==> flow/design.v <==
module Clock_div
(
input clk_in,   
input rst_n_in,   
input  [3:0] SW,   
output reg clk_div_pulse_out   
);
reg [24:0] PULSE_PERIOD;
always@(SW)
	case(SW)
		4'b0000:PULSE_PERIOD = 6250000;
		4'b1111:PULSE_PERIOD = 25000000;
		default:PULSE_PERIOD = 12500000;
	endcase
reg[24:0] cnt1=0;
always@(posedge clk_in or negedge rst_n_in)
	begin
		if(!rst_n_in) 
			begin 
				cnt1<=1'b0;
				clk_div_pulse_out<=1'b0;
			end
		else if(cnt1>=((PULSE_PERIOD>>1)-1'b1)) 
			begin
				cnt1<=1'b0;
				clk_div_pulse_out<=~clk_div_pulse_out;
			end
		else begin
			cnt1<=cnt1+1'b1; 
		end
	end
endmodule
* Step by step through the tools: Clock_div
What the tools print for Clock_div, step after step.
Line numbers count from 1 in the design file above.
Operators: Yosys type, input widths -> output width; for muxes data width and select width s.
Not given: --
- Top module :: Clock_div
- Clock input :: clk_in
- Library :: sky130hd
- Corner :: tt_025C_1v80

* Elaborated design
Source: Yosys, flattened and elaborated, memories not mapped. Widths are those after wreduce. Registers that Yosys merges into a memory's read port (data or address) are not register bits. Print and check cells do not count. Equal cells are merged and count once.
- Bits in registers :: 26
- Elaborated cells :: 10
- $lt $le $gt $ge :: 1
- Muxes and demuxes :: 2
- Add/subtract/negate cells :: 2
- Bitwise gates (word level) :: 1
- Equal/unequal tests :: 1
- Reduce/logical cells :: 1
** Operator list (count)
- $pmux 25 s2 :: 1
- $sub 24x1->25 const B :: 1
- $add 25x1->25 const B :: 1
- $ge 25x25->1 :: 1
- $mux 25 :: 1
- $eq 4x4->1 const B :: 1
- $logic_not 4->1 :: 1
- $not 1->1 :: 1

* Depth
Longest topological path by Yosys (ltp), each cell counted once; first at word level (registers and memories cut), then after technology mapping (sequential cells cut; the memories' decode and read muxes count).
- Word-level depth :: 5
- ABC_AREA :: 0
- Depth in mapped cells :: 11

* Netlist
Yosys stat after the flow's synthesis: flattened, memories mapped to cells. It holds for the ABC_AREA given above (unset counts as 0); a run with the other value may have another netlist.
The area totals of this step are shown rounded.
- Buffer cells :: 6
- Sequential part of the area :: 651 um2
- Mapped cells :: 186
- Flip-flop cells :: 26
- Cell area after synthesis :: 1800 um2
** Cells by type
- sky130_fd_sc_hd__dfrtp_1 :: count 26, area in all 650.624 um2
- sky130_fd_sc_hd__ha_1 :: count 18, area in all 225.216 um2
- sky130_fd_sc_hd__nor3_1 :: count 26, area in all 130.125 um2
- sky130_fd_sc_hd__xor2_1 :: count 14, area in all 122.618 um2
- sky130_fd_sc_hd__xnor2_1 :: count 8, area in all 70.067 um2
- sky130_fd_sc_hd__nand4_1 :: count 10, area in all 62.56 um2
- sky130_fd_sc_hd__nand3_1 :: count 12, area in all 60.058 um2
- sky130_fd_sc_hd__and4_1 :: count 5, area in all 43.792 um2
- sky130_fd_sc_hd__nand2_1 :: count 9, area in all 33.782 um2
- sky130_fd_sc_hd__a211oi_1 :: count 4, area in all 30.029 um2
- sky130_fd_sc_hd__a21oi_1 :: count 6, area in all 30.029 um2
- sky130_fd_sc_hd__nor2_1 :: count 7, area in all 26.275 um2
- sky130_fd_sc_hd__nor4b_4 :: count 1, area in all 23.773 um2
- sky130_fd_sc_hd__inv_1 :: count 6, area in all 22.522 um2
- sky130_fd_sc_hd__nand4_4 :: count 1, area in all 21.27 um2
- sky130_fd_sc_hd__nor4_4 :: count 1, area in all 21.27 um2
- sky130_fd_sc_hd__nor3_2 :: count 2, area in all 20.019 um2
- sky130_fd_sc_hd__and3_1 :: count 3, area in all 18.768 um2
Not listed: further types 20, cells in them 27.

* Path before layout
OpenSTA on the mapped netlist: ideal clock, no wires. The path of least setup slack (recovery checks aside). Input and output delay are each 20% of the period. Register names are those of the netlist, which keeps one name where synthesis merged equal registers.
- Path kind :: input port to flip-flop
- Start point :: input port SW[1]
- End point :: register cnt1[15]
- Stages on the path :: 10
- Input delay :: 0.652 ns
- Delay of the path :: 2.182 ns
- Setup slack :: 0.426 ns
- Launch time at the first pin :: 0.652 ns
- Arrival :: 2.748 ns
- Required time :: 3.174 ns
- Period :: 3.26 ns
- Buffers on the path :: 1
- Period reached after synthesis :: 2.834 ns
"delay of the path" = arrival - input delay + setup time.
"stages on the path" counts driving pins, that of a launching flip-flop among them; a cell with two outputs on the path counts twice.
"period reached after synthesis" is the clock period less the worst setup slack; recovery checks do not enter. This is arithmetic on one report: input and output delays are still those of the set period (20% each).
Between the ends stands the longest chain of elaborated cells between them, by number of cells; it is not shown to be the way that was timed. Of several equally long chains one is given.
Each line given opens the expression or statement behind the cell; cells for indexed reads and writes are added by Yosys, which also makes memories of some case tables.
A register here has more assigning lines than the two given.
- Path through :: sky130_fd_sc_hd__or4_1 sky130_fd_sc_hd__nand2_1 sky130_fd_sc_hd__inv_1 sky130_fd_sc_hd__ha_1 sky130_fd_sc_hd__nand4_1 sky130_fd_sc_hd__nor3_1 sky130_fd_sc_hd__nor3_1 sky130_fd_sc_hd__a31oi_2 sky130_fd_sc_hd__buf_4 sky130_fd_sc_hd__nor3_1
- Length of the longest elaborated chain :: 5
- Elaborated cells between the ends (all ways) :: 6
** RTL lines, path post-synthesis
- from (decl) :: RTL line 5 : input  [3:0] SW,
- $eq 4x4->1 :: RTL line 10 : case(SW)
- $pmux 25 s2 :: RTL line 10
- $sub 24x1->25 :: RTL line 23 : else if(cnt1>=((PULSE_PERIOD>>1)-1'b1))
- $ge 25x25->1 :: RTL line 23
- $mux 25 :: RTL line 23
- to (assign) :: RTL line 25 : cnt1<=1'b0;
- to (assign) :: RTL line 29 : cnt1<=cnt1+1'b1;
- to (decl) :: RTL line 15 : reg[24:0] cnt1=0;

* Worst path after layout
From the final timing report of flow run A: the path of least setup slack in the routed layout; clock arrival at registers is part of the times.
- Path kind :: input port to flip-flop
- Start point :: input port SW[3]
- End point :: register cnt1[15]
- Input delay :: 0.55 ns
- Period :: 2.74 ns
- Stages on the path :: 13
- Buffers on the path :: 4
- Arrival :: 3.00 ns
- Launch time at the first pin :: 0.55 ns
- Required time :: 3.02 ns
- Setup slack :: 0.02 ns
Between the ends stands the longest chain of elaborated cells between them, by number of cells; it is not shown to be the way that was timed. Of several equally long chains one is given.
A register here has more assigning lines than the two given.
- Path through :: sky130_fd_sc_hd__clkbuf_2 sky130_fd_sc_hd__or4_4 sky130_fd_sc_hd__nand2_4 sky130_fd_sc_hd__inv_2 sky130_fd_sc_hd__ha_1 sky130_fd_sc_hd__nand4_1 sky130_fd_sc_hd__nor3_2 sky130_fd_sc_hd__nor3_2 sky130_fd_sc_hd__a31oi_2 sky130_fd_sc_hd__buf_4 sky130_fd_sc_hd__buf_12 sky130_fd_sc_hd__buf_16 sky130_fd_sc_hd__nor3_1
- Length of the longest elaborated chain :: 5
- Elaborated cells between the ends (all ways) :: 6
** RTL lines, path after layout
- from (decl) :: RTL line 5 : input  [3:0] SW,
- $eq 4x4->1 :: RTL line 10 : case(SW)
- $pmux 25 s2 :: RTL line 10
- $sub 24x1->25 :: RTL line 23 : else if(cnt1>=((PULSE_PERIOD>>1)-1'b1))
- $ge 25x25->1 :: RTL line 23
- $mux 25 :: RTL line 23
- to (assign) :: RTL line 25 : cnt1<=1'b0;
- to (assign) :: RTL line 29 : cnt1<=cnt1+1'b1;
- to (decl) :: RTL line 15 : reg[24:0] cnt1=0;

Hand-over note for Clock_div

Measured data: module Clock_div, platform sky130hd, 2 stored runs of the flow under differing settings, order arbitrary. Input and output delays are each 20% of the period that was set; the output load is 0.01 pF.
"clock period achieved" means the clock period less the worst setup slack. The figure is calculated, with input and output delays left at 20% of the set period.
"time on the worst setup path": the worst setup path's part of the clock period (all of it between registers, 20% less for each end at a port) less its slack. A launch clock that arrives late makes it longer, a capture clock that arrives late makes it shorter.
"total design power" is the tool's figure for a default switching activity; nothing was simulated.
Results are given in rounded form.

** Flow run A
- Settings :: period_ns=2.74; CORE_UTILIZATION=63; CAP_MARGIN=20; CORE_MARGIN=2; SLEW_MARGIN=20
- Area of the synthesized netlist :: 1800 um2
- Area inside the die boundary :: 3310 um2
- Standard-cell area after routing :: 2440 um2
- Utilization :: 89.1%
- Worst slack on setup checks :: 0.023 ns
- Total negative slack on setup checks :: 0.000 ns
- Worst hold slack in the final report :: 0.525 ns
- Total design power :: 717 µW
- Clock period achieved :: 2.717 ns
- Time on the worst setup path :: 2.17 ns
- Worst setup path type :: input port to flip-flop

** Flow run B
- Settings :: period_ns=1.51; CORE_UTILIZATION=64; SETUP_SLACK_MARGIN=-0.07; PLACE_DENSITY_LB_ADDON=0.27; CORE_ASPECT_RATIO=1.77; CELL_PAD_IN_SITES_GLOBAL_PLACEMENT=1; CAP_MARGIN=30; SLEW_MARGIN=35; MIN_ROUTING_LAYER=met1; CORE_MARGIN=2
- Outcome :: incomplete, clock tree synthesis halted on DPL-0033

End of note.
