==> flow/design.v <==
module Lightness
(
input				clk_in,
input				rst_n_in,
input		[2:0]	color,
input				up_pulse,
input				down_pulse,
output	reg			Lightness_out,
output	reg			Lightness_out1
);
localparam	CYCLE_ONE = 5;
localparam	CYCLE_TWO = 10;
localparam	CYCLE_THREE = 15;
reg	[3:0] cycle;
always @(color) begin 
	case(color)
		3'b110: cycle = CYCLE_ONE;
		3'b101: cycle = CYCLE_ONE;
		3'b011: cycle = CYCLE_ONE;
		3'b100: cycle = CYCLE_TWO;
		3'b010: cycle = CYCLE_TWO;
		3'b001: cycle = CYCLE_TWO;
		3'b000: cycle = CYCLE_THREE;
		3'b111: cycle = CYCLE_THREE;
		default: cycle = CYCLE_ONE;
	endcase
end 
reg	[3:0] duty;
always @(posedge clk_in or negedge rst_n_in) begin 
	if(!rst_n_in) begin 
		duty<=4'd2;
	end else begin
		if(up_pulse && (duty<CYCLE_ONE)) duty <= duty + 4'd1;
		else if(down_pulse && (duty>4'd0)) duty <= duty - 4'd1;
		else duty <= duty;
	end
end  
reg	[3:0]	cnt;
always @(posedge clk_in or negedge rst_n_in) begin 
	if(!rst_n_in) begin 
		cnt<=4'd0;
	end else begin
		if(cnt>=cycle) cnt<=4'd0;
		else cnt <= cnt + 4'd1;
	end 
end 
always @(posedge clk_in or negedge rst_n_in) begin 
	if(!rst_n_in) begin 
		Lightness_out<=1'b1;
	end else begin
		if(cnt<=duty) Lightness_out<=1'b1;
		else Lightness_out<=1'b0;
	end 
end 
reg	[3:0]	cnt1;
always @(posedge clk_in or negedge rst_n_in) begin 
	if(!rst_n_in) begin 
		cnt1<=4'd0;
	end else begin
		if(cnt1>=CYCLE_ONE) cnt1<=4'd0;
		else cnt1 <= cnt1 + 4'd1;
	end 
end
always @(posedge clk_in or negedge rst_n_in) begin 
	if(!rst_n_in) begin 
		Lightness_out1<=1'b1;
	end else begin
		if(cnt1<=duty) Lightness_out1<=1'b1;
		else Lightness_out1<=1'b0;
	end 
end
endmodule 
* Tool chain data of Lightness
The steps from the RTL of Lightness to its reports follow in flow order. Lines are those of the file above, counted from 1. Operators: Yosys type, input widths -> output width; for muxes data width and select width s. Not given: --
Design: top Lightness, clock port clk_in, library sky130hd, timing corner tt_025C_1v80

* Word level
Source: Yosys, flattened and elaborated, memories not mapped. Widths are those after wreduce. Registers that Yosys merges into a memory's read port (data or address) are not register bits. Print and check cells do not count. Equal cells are merged and count once. Memory sizes are those after Yosys's memory passes, which may raise the word count (mostly to a power of two), join words into wider ones and drop unused or constant bits.
Word-level totals: bits in read-only memories 32, bits in registers 14, output and inout port bits 2, input port bits 7, memory cells 1, cells after elaboration 25
Memory list:
- (no name shown) | words 8, bits a word 4, read ports 1, write ports 0, RTL line 16 | case(color)
Cells by class: magnitude comparators 6, multiplexer cells 6, reduce/logical cells 3, $add $sub $neg 4
Operator list (number):
- $mux 4 | 4
- $add 4x1->4 const B | 3
- $le 4x4->1 | 2
- $sub 4x1->4 const B | 1
- $gt 4x1->1 const B | 1
- $ge 4x3->1 const B | 1
- $lt 4x3->1 const B | 1
- $ge 4x4->1 | 1
- $logic_and 1x1->1 | 2
- $reduce_bool 2->1 | 1
- $mux 1 | 2

* Logic depth
Depth = most cells in a row (Yosys ltp): at word level without a register or memory, in the mapped netlist without a sequential cell, where the memories' decode and read muxes count.
Logic depth: word-level depth 4, ABC_AREA 0, mapped depth 8, depth with buffers taken out 8

* Mapped cells and area
Source: synth_stat.txt of the flow (Yosys; design flattened, memories mapped). It holds for the ABC_AREA given above (unset counts as 0); a run with the other value may have another netlist.
Cell types:
- sky130_fd_sc_hd__dfrtp_1 | number 11, area in all 275.264 um^2
- sky130_fd_sc_hd__ha_1 | number 20, area in all 250.24 um^2
- sky130_fd_sc_hd__dfstp_2 | number 3, area in all 78.826 um^2
- sky130_fd_sc_hd__inv_1 | number 13, area in all 48.797 um^2
- sky130_fd_sc_hd__a21oi_1 | number 9, area in all 45.043 um^2
- sky130_fd_sc_hd__o21ai_0 | number 7, area in all 35.034 um^2
- sky130_fd_sc_hd__mux2_2 | number 2, area in all 22.522 um^2
- sky130_fd_sc_hd__fa_1 | number 1, area in all 20.019 um^2
- sky130_fd_sc_hd__mux2i_1 | number 2, area in all 20.019 um^2
- sky130_fd_sc_hd__nand2_1 | number 5, area in all 18.768 um^2
- sky130_fd_sc_hd__nor2_1 | number 5, area in all 18.768 um^2
- sky130_fd_sc_hd__xnor2_1 | number 2, area in all 17.517 um^2
- sky130_fd_sc_hd__xor2_1 | number 2, area in all 17.517 um^2
- sky130_fd_sc_hd__mux2_4 | number 1, area in all 15.014 um^2
- sky130_fd_sc_hd__and2_1 | number 2, area in all 12.512 um^2
- sky130_fd_sc_hd__nand2b_1 | number 2, area in all 12.512 um^2
- sky130_fd_sc_hd__o211ai_2 | number 1, area in all 12.512 um^2
- sky130_fd_sc_hd__nand3_2 | number 1, area in all 10.01 um^2
Other cell types: 8; their cells: 8.
Synthesis totals: chip area (Yosys) 992.2 um^2, sequential area 354.1 um^2, flip-flop cells 14, buffer cells 0, standard cells after synthesis 97

* Timing after synthesis
OpenSTA on the mapped netlist: ideal clock, no wires. The path of least setup slack (recovery checks aside). Input and output delay are each 20% of the period. Register names are those of the netlist, which keeps one name where synthesis merged equal registers.
Timing path after synthesis: path kind input-to-reg, start in color[0], end reg cnt[3], arrival time 1.754 ns, required time 2.236 ns, driving pins on the path 7, clock period 2.37 ns, library setup time 0.134 ns, delay of the path 1.414 ns, input delay 0.474 ns, time at the first pin 0.474 ns, path buffers 0, path slack 0.482 ns, period reached after synthesis 1.888 ns
"delay of the path" = arrival - input delay + setup time. "driving pins on the path" counts driving pins, that of a launching flip-flop among them; a cell with two outputs on the path counts twice. "period reached after synthesis" is the clock period less the worst setup slack; recovery checks do not enter. This is arithmetic on one report: input and output delays are still those of the set period (20% each). The rows between start and end are the longest chain of elaborated cells between them; the timing report does not say that the signal goes this way. Where chains are equally long, one stands for them. Each line given opens the expression or statement behind the cell; cells for indexed reads and writes are added by Yosys, which also makes memories of some case tables. The chain passes a memory read, where the word-level depth is cut; so it can be longer than that depth. At most two assigning lines are given for a register; there are more.
Between the ends, after synthesis: cell sequence sky130_fd_sc_hd__inv_1 -> sky130_fd_sc_hd__ha_1 -> sky130_fd_sc_hd__mux2_2 -> sky130_fd_sc_hd__ha_1 -> sky130_fd_sc_hd__nand2_1 -> sky130_fd_sc_hd__o21ai_0 -> sky130_fd_sc_hd__nor2_1, length of the longest elaborated chain 3, elaborated cells between the ends (all ways) 3, RTL lines with such cells 2, those cells by class compare: 1; mux: 1; memory: 1
RTL lines, path after synthesis:
- start, declared | RTL line 5 | input [2:0] color,
- $mem_v2 8x4 | RTL line 16 | case(color)
- $ge 4x4->1 | RTL line 43 | if(cnt>=cycle) cnt<=4'd0;
- $mux 4 | RTL line 43
- end, assigned | RTL line 43
- end, assigned | RTL line 44 | else cnt <= cnt + 4'd1;
- end, declared | RTL line 38 | reg [3:0] cnt;

* Timing after layout
Path of least setup slack in the final report of record 1 (OpenROAD, finished layout, wires in). Where an end is a register, its clock arrival counts in the times.
Timing path after layout: path kind reg-to-reg, start reg duty[0], end reg duty[1], library setup time 0.06 ns, arrival time 1.80 ns, path slack -0.04 ns, time at the first pin 0.28 ns, driving pins on the path 6, clock period 1.54 ns, required time 1.76 ns, path buffers 1
The rows between start and end are the longest chain of elaborated cells between them; the timing report does not say that the signal goes this way. Where chains are equally long, one stands for them. At most two assigning lines are given for a register; there are more.
Between the ends, after layout: cell sequence sky130_fd_sc_hd__dfrtp_2 -> sky130_fd_sc_hd__o21ai_4 -> sky130_fd_sc_hd__nand3_4 -> sky130_fd_sc_hd__buf_6 -> sky130_fd_sc_hd__fa_2 -> sky130_fd_sc_hd__mux2_4, length of the longest elaborated chain 4, elaborated cells between the ends (all ways) 9, RTL lines with such cells 2, those cells by class add/sub: 2; compare: 2; mux: 2; reduce/logical: 3
RTL lines, path after layout:
- start, declared | RTL line 28 | reg [3:0] duty;
- start, assigned | RTL line 33 | if(up_pulse && (duty<CYCLE_ONE)) duty <= duty + 4'd1;
- start, assigned | RTL line 34 | else if(down_pulse && (duty>4'd0)) duty <= duty - 4'd1;
- $gt 4x1->1 | RTL line 34
- $logic_and 1x1->1 | RTL line 34
- $mux 4 | RTL line 34
- $mux 4 | RTL line 33
- end, assigned | RTL line 33
- end, assigned | RTL line 34
- end, declared | RTL line 28

Subject: flow runs of Lightness

Hi,

Settings and measured results of 2 stored flow runs for module Lightness (sky130hd), not sorted in any way. The constraints put input and output delay at 20% of the set period each and load the outputs with 0.01 pF.
"clock period achieved" = clock period - worst setup slack. The figure is calculated, with input and output delays left at 20% of the set period.
"time used up by the worst setup path" means the part of the period allowed to the worst setup path (the constraints hold back 20% at inputs and 20% at outputs) less its slack; where the path has registers, the arrival times of their clocks count too.

[record 1] flow files
==> flow/run.sh <==
#!/bin/bash
# the make line also repeats the synthesis and layout settings of config.mk as NAME=value (left out here)
make -C /OpenROAD-flow-scripts/flow DESIGN_CONFIG=/design/flow/config.mk WORK_HOME=/design/flow/orfs CLKGATE_MAP_FILE= finish
==> flow/config.mk <==
export PLATFORM = sky130hd
export DESIGN_NAME = Lightness
export DESIGN_NICKNAME = Lightness
export VERILOG_FILES = /design/flow/design.v
export SDC_FILE = /design/flow/constraint.sdc
export NUM_CORES = 4
export LEC_CHECK = 0
export CAP_MARGIN = 10
export CELL_PAD_IN_SITES_DETAIL_PLACEMENT = 2
export CELL_PAD_IN_SITES_GLOBAL_PLACEMENT = 1
export CORE_MARGIN = 2
export CORE_UTILIZATION = 33
export CTS_CLUSTER_DIAMETER = 205
export CTS_CLUSTER_SIZE = 62
export GPL_ROUTABILITY_DRIVEN = 1
export GPL_TIMING_DRIVEN = 0
export MIN_ROUTING_LAYER = met2
export PLACE_DENSITY_LB_ADDON = 0.17
export SETUP_SLACK_MARGIN = 0.43
export SLEW_MARGIN = 20
export TNS_END_PERCENT = 70
==> flow/constraint.sdc <==
create_clock -name core_clock -period 1.54 [get_ports {clk_in}]
set_input_delay 0.3080 -clock core_clock [delete_from_list [all_inputs] [get_ports {clk_in}]]
set_output_delay 0.3080 -clock core_clock [all_outputs]
set_load 0.01 [all_outputs]

[record 1] result: standard-cell area after layout 1497.7 um^2; total negative setup slack -0.088 ns; die outline area 3461.6 um^2; clock period achieved 1.583 ns; netlist area reported by Yosys 992.2 um^2; time used up by the worst setup path 1.58 ns; critical path type reg-to-reg; setup slack of the worst path -0.043 ns

[record 2] flow files
==> flow/run.sh <==
#!/bin/bash
# the make line also repeats the synthesis and layout settings of config.mk as NAME=value (left out here)
make -C /OpenROAD-flow-scripts/flow DESIGN_CONFIG=/design/flow/config.mk WORK_HOME=/design/flow/orfs CLKGATE_MAP_FILE= finish
==> flow/config.mk <==
export PLATFORM = sky130hd
export DESIGN_NAME = Lightness
export DESIGN_NICKNAME = Lightness
export VERILOG_FILES = /design/flow/design.v
export SDC_FILE = /design/flow/constraint.sdc
export NUM_CORES = 4
export LEC_CHECK = 0
export CAP_MARGIN = 20
export CORE_MARGIN = 2
export CORE_UTILIZATION = 40
export SLEW_MARGIN = 20
==> flow/constraint.sdc <==
create_clock -name core_clock -period 2.66 [get_ports {clk_in}]
set_input_delay 0.5320 -clock core_clock [delete_from_list [all_inputs] [get_ports {clk_in}]]
set_output_delay 0.5320 -clock core_clock [all_outputs]
set_load 0.01 [all_outputs]

[record 2] result: standard-cell area after layout 1136.1 um^2; total negative setup slack 0.000 ns; die outline area 2895.0 um^2; clock period achieved 2.324 ns; netlist area reported by Yosys 992.2 um^2; time used up by the worst setup path 1.79 ns; critical path type input-to-reg; setup slack of the worst path 0.336 ns

Regards
