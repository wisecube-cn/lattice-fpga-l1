==> flow/design.v <==
module Debounce(clk,rst_n,key_n,key_pulse,key_state); 
input   				clk;			 
input   				rst_n;			 
input   		[2:0]	key_n;			 
output  		[2:0]	key_pulse;		 
output	reg		[2:0]	key_state;		 
reg [2:0] key_rst;   
always @(posedge clk  or  negedge rst_n)
    if (!rst_n) key_rst <= 3'b111;
    else  key_rst <=key_n;
wire  key_an = (key_rst==key_n)? 1'b0:1'b1;
reg[18:0]  cnt;
always @ (posedge clk  or negedge rst_n)
    if (!rst_n) cnt <= 19'd0;
    else if(key_an) cnt <=19'd0;
    else cnt <= cnt + 1'b1;
reg [2:0] low_sw;
always @(posedge clk  or  negedge rst_n)
    if (!rst_n)  low_sw <= 3'b111;
	else if (cnt == 19'd500000)
        low_sw <= key_n;
reg [2:0] low_sw_r;
always @ ( posedge clk  or  negedge rst_n )
    if (!rst_n) low_sw_r <= 3'b111;
    else  low_sw_r <= low_sw;
wire [2:0] key_pulse;
assign key_pulse= low_sw_r & ( ~low_sw);
always @(posedge clk or negedge rst_n)
	if (!rst_n) key_state <= 3'b111;
    else if(key_pulse[0]) key_state[0] <= ~key_state[0];
	else if(key_pulse[1]) key_state[1] <= ~key_state[1];
	else if(key_pulse[2]) key_state[2] <= ~key_state[2];
	else key_state <= key_state;
endmodule
# From RTL to reports: Debounce

Tool output for the design above, in the order of the flow.
Line numbers count from 1 in the design file above.
Library cell names are shortened.
A cell with n/a has no value.

Top module: Debounce
Clock: clk
Cell library: sky130hd
Corner: tt_025C_1v80

# Word level

Counts by Yosys on the flattened word-level netlist (proc, flatten, opt, wreduce; memories kept). Register bits leave out memories and registers merged into their read ports (data or address); mux counts leave out enables and synchronous resets folded into registers. Print and check cells are left out. Cells with the same type and inputs are merged into one.

Input bits: 5
Output and inout port bits: 6
Elaborated cells: 20
Register bits after elaboration: 31

Equal/unequal tests: 2
Add/sub/neg operators: 1
Reductions and logical operators: 2
Mux-type cells: 1
Bitwise operators: 7

Operators by type and width:

| kind                                   | number |
| adder 19 x 1 -> 19 bit with constant B | 1 |
| equality test 19 bit with constant B   | 1 |
| two-way mux 19 bit                     | 1 |
| inverter 1 bit                         | 5 |
| equality test 3 bit                    | 1 |
| AND 3 bit                              | 1 |
| inverter 3 bit                         | 1 |
| AND reduction 3 bit                    | 1 |
| AND reduction 2 bit                    | 1 |

# Longest topological paths

Depth = most cells in a row (Yosys ltp): at word level without a register or memory, in the mapped netlist without a sequential cell, where the memories' decode and read muxes count.

Word-level depth: 4
ABC_AREA: 1
Mapped depth: 8
Gate-level depth less buffers: 8

# Netlist

The flow's flattened synthesis, as Yosys stat reports it; memories are mapped. The netlist is that of the ABC_AREA named above (0 if unset); the other value can give another one.

Cell count: 193
Cell area after synthesis: 1,614.0 µm²
Buffers: 0
Sequential area: 790.8 µm²
Flip-flop cells: 31

Cells by type:

| cell    | number | area in all (µm²) |
| dfrtp_1 | 19     | 475.456 |
| dfstp_2 | 12     | 315.302 |
| nand2_1 | 40     | 150.144 |
| nor2_1  | 34     | 127.622 |
| inv_1   | 22     | 82.579 |
| xnor2_1 | 6      | 52.55 |
| nor3b_2 | 4      | 50.048 |
| nand3_1 | 9      | 45.043 |
| nor2_4  | 4      | 45.043 |
| a21oi_1 | 7      | 35.034 |
| nand4_1 | 5      | 31.28 |
| nor2_2  | 5      | 31.28 |
| ha_1    | 2      | 25.024 |
| nand2_2 | 4      | 25.024 |
| nor3_1  | 5      | 25.024 |
| nand3_2 | 2      | 20.019 |
| or2_2   | 2      | 12.512 |
| inv_2   | 3      | 11.261 |

Other cell types: 6; their cells: 8.

# Timing after synthesis

Path of least setup slack by OpenSTA after synthesis, without wires, with an ideal clock, recovery checks aside; 20% of the period is set as input and as output delay. Where synthesis merged equal registers, the netlist keeps one of their names.

Path type: reg2reg
From: register cnt[0]
To: register low_sw[0]
Driving pins on the path: 8
Clock period: 1,670 ps
Setup time: 76 ps
Data arrival time: 1,192 ps
Path buffers: 0
Path slack: 402 ps
Delay of the path: 1,268 ps
Required time: 1,594 ps
Launch time at the first pin: 0 ps
Synthesis period reached: 1,268 ps

"delay of the path" = arrival - input delay + setup time.
"driving pins on the path": output pins that drive a net of the path, with the launching flip-flop's if there is one; two outputs of one cell count as two.
"synthesis period reached" = period - worst setup slack (recovery checks aside). The figure is calculated, with input and output delays left at 20% of the set period.
The rows between start and end are the longest chain of elaborated cells between them; the timing report does not say that the signal goes this way. Where chains are equally long, one stands for them.
Each line given opens the expression or statement behind the cell; cells for indexed reads and writes are added by Yosys, which also makes memories of some case tables.
A register here has more assigning lines than the two given.

Cells stage by stage: dfrtp_1 > inv_1 > ha_1 > nand2_1 > nor3_1 > nand3_1 > nand2_1 > nand2_1
Length of the longest elaborated chain: 1
Elaborated cells between the ends (all ways): 1
Source lines of those cells: 1
Those cells by class: eq/ne: 1

RTL lines, path after synthesis:

| what                 | RTL line | text |
| start, declared      | 12       | `reg[18:0]  cnt;` |
| start, assigned      | 14       | `if (!rst_n) cnt <= 19'd0;` |
| start, assigned      | 16       | `else cnt <= cnt + 1'b1;` |
| equality test 19 bit | 20       | `else if (cnt == 19'd500000)` |
| end, assigned        | 19       | `if (!rst_n)  low_sw <= 3'b111;` |
| end, assigned        | 21       | `low_sw <= key_n;` |
| end, declared        | 17       | `reg [2:0] low_sw;` |

# Worst path after layout

Path of least setup slack in the final report of record 1 (OpenROAD, finished layout, wires in). Where an end is a register, its clock arrival counts in the times.
The report prints the path's times to 10 ps; the period is as set.

Path type: reg2out
From: register low_sw_r[0]
To: output key_pulse[0]
Launch time at the first pin: 290 ps
Path slack: -400 ps
Driving pins on the path: 5
Path buffers: 1
Clock period: 1,010 ps
Required time: 810 ps
External output delay: 200 ps
Data arrival time: 1,210 ps

The rows between start and end are the longest chain of elaborated cells between them; the timing report does not say that the signal goes this way. Where chains are equally long, one stands for them.

Cells stage by stage: dfstp_2 > inv_2 > or2_4 > inv_2 > buf_6
Length of the longest elaborated chain: 1
Elaborated cells between the ends (all ways): 1
Source lines of those cells: 1
Those cells by class: logic: 1

RTL lines, path post-layout:

| what            | RTL line | text |
| start, declared | 22       | `reg [2:0] low_sw_r;` |
| start, assigned | 24       | `if (!rst_n) low_sw_r <= 3'b111;` |
| start, assigned | 25       | `else  low_sw_r <= low_sw;` |
| AND 3 bit       | 27       | `assign key_pulse= low_sw_r & ( ~low_sw);` |
| end, declared   | 5        | `output [2:0] key_pulse;` |

Lab notebook: Debounce

Top module Debounce; platform sky130hd; tools Yosys and OpenROAD; 2 stored runs in no particular order. Input and output delays are each 20% of the period that was set; the output load is 0.01 pF.
By "reached clock period" is meant the clock period of the run minus its worst setup slack. This is arithmetic on one report: input and output delays are still those of the set period (20% each).
"critical setup path time" = time allowed to the worst setup path (clock period - input delay - output delay, where it has them) - its slack; a late launch clock adds to it, a late capture clock takes from it.
"total design power" is the tool's figure for a default switching activity; nothing was simulated.
"critical setup path time" is known to 10 ps.

## Record 1

==> flow/run.sh <==
#!/bin/bash
# the make line also repeats the synthesis and layout settings of config.mk as NAME=value (left out here)
make -C /OpenROAD-flow-scripts/flow DESIGN_CONFIG=/design/flow/config.mk WORK_HOME=/design/flow/orfs CLKGATE_MAP_FILE= finish
==> flow/config.mk <==
export PLATFORM = sky130hd
export DESIGN_NAME = Debounce
export DESIGN_NICKNAME = Debounce
export VERILOG_FILES = /design/flow/design.v
export SDC_FILE = /design/flow/constraint.sdc
export NUM_CORES = 4
export LEC_CHECK = 0
export ABC_AREA = 1
export CAP_MARGIN = 20
export CELL_PAD_IN_SITES_GLOBAL_PLACEMENT = 2
export CORE_MARGIN = 7
export CORE_UTILIZATION = 18
export HOLD_SLACK_MARGIN = 0.12
export PLACE_DENSITY_LB_ADDON = 0.1
export SETUP_SLACK_MARGIN = 0.17
export SLEW_MARGIN = 20
==> flow/constraint.sdc <==
create_clock -name core_clock -period 1.01 [get_ports {clk}]
set_input_delay 0.2020 -clock core_clock [delete_from_list [all_inputs] [get_ports {clk}]]
set_output_delay 0.2020 -clock core_clock [all_outputs]
set_load 0.01 [all_outputs]

| result of record 1 | value |
|---|---|
| netlist area reported by Yosys | 1,614.0 µm² |
| area of the die | 11,814.6 µm² |
| standard-cell area after routing | 2,765.2 µm² |
| final design utilization | 31.7% |
| worst setup slack after layout | -397 ps |
| setup TNS | -7,558 ps |
| total design power | 0.002562 W |
| reached clock period | 1,407 ps |
| critical setup path time | 1,210 ps |
| worst setup path type | reg2out |

## Record 2

==> flow/run.sh <==
#!/bin/bash
# the make line also repeats the synthesis and layout settings of config.mk as NAME=value (left out here)
make -C /OpenROAD-flow-scripts/flow DESIGN_CONFIG=/design/flow/config.mk WORK_HOME=/design/flow/orfs CLKGATE_MAP_FILE= finish
==> flow/config.mk <==
export PLATFORM = sky130hd
export DESIGN_NAME = Debounce
export DESIGN_NICKNAME = Debounce
export VERILOG_FILES = /design/flow/design.v
export SDC_FILE = /design/flow/constraint.sdc
export NUM_CORES = 4
export LEC_CHECK = 0
export ABC_AREA = 1
export CAP_MARGIN = 30
export CORE_MARGIN = 2
export CORE_UTILIZATION = 66
export CTS_CLUSTER_DIAMETER = 105
export CTS_CLUSTER_SIZE = 99
export GPL_ROUTABILITY_DRIVEN = 1
export GPL_TIMING_DRIVEN = 0
export PLACE_DENSITY_LB_ADDON = 0.28
export SLEW_MARGIN = 20
==> flow/constraint.sdc <==
create_clock -name core_clock -period 1.23 [get_ports {clk}]
set_input_delay 0.2460 -clock core_clock [delete_from_list [all_inputs] [get_ports {clk}]]
set_output_delay 0.2460 -clock core_clock [all_outputs]
set_load 0.01 [all_outputs]

Record 2: no final report: routing broke off with DPL-0038
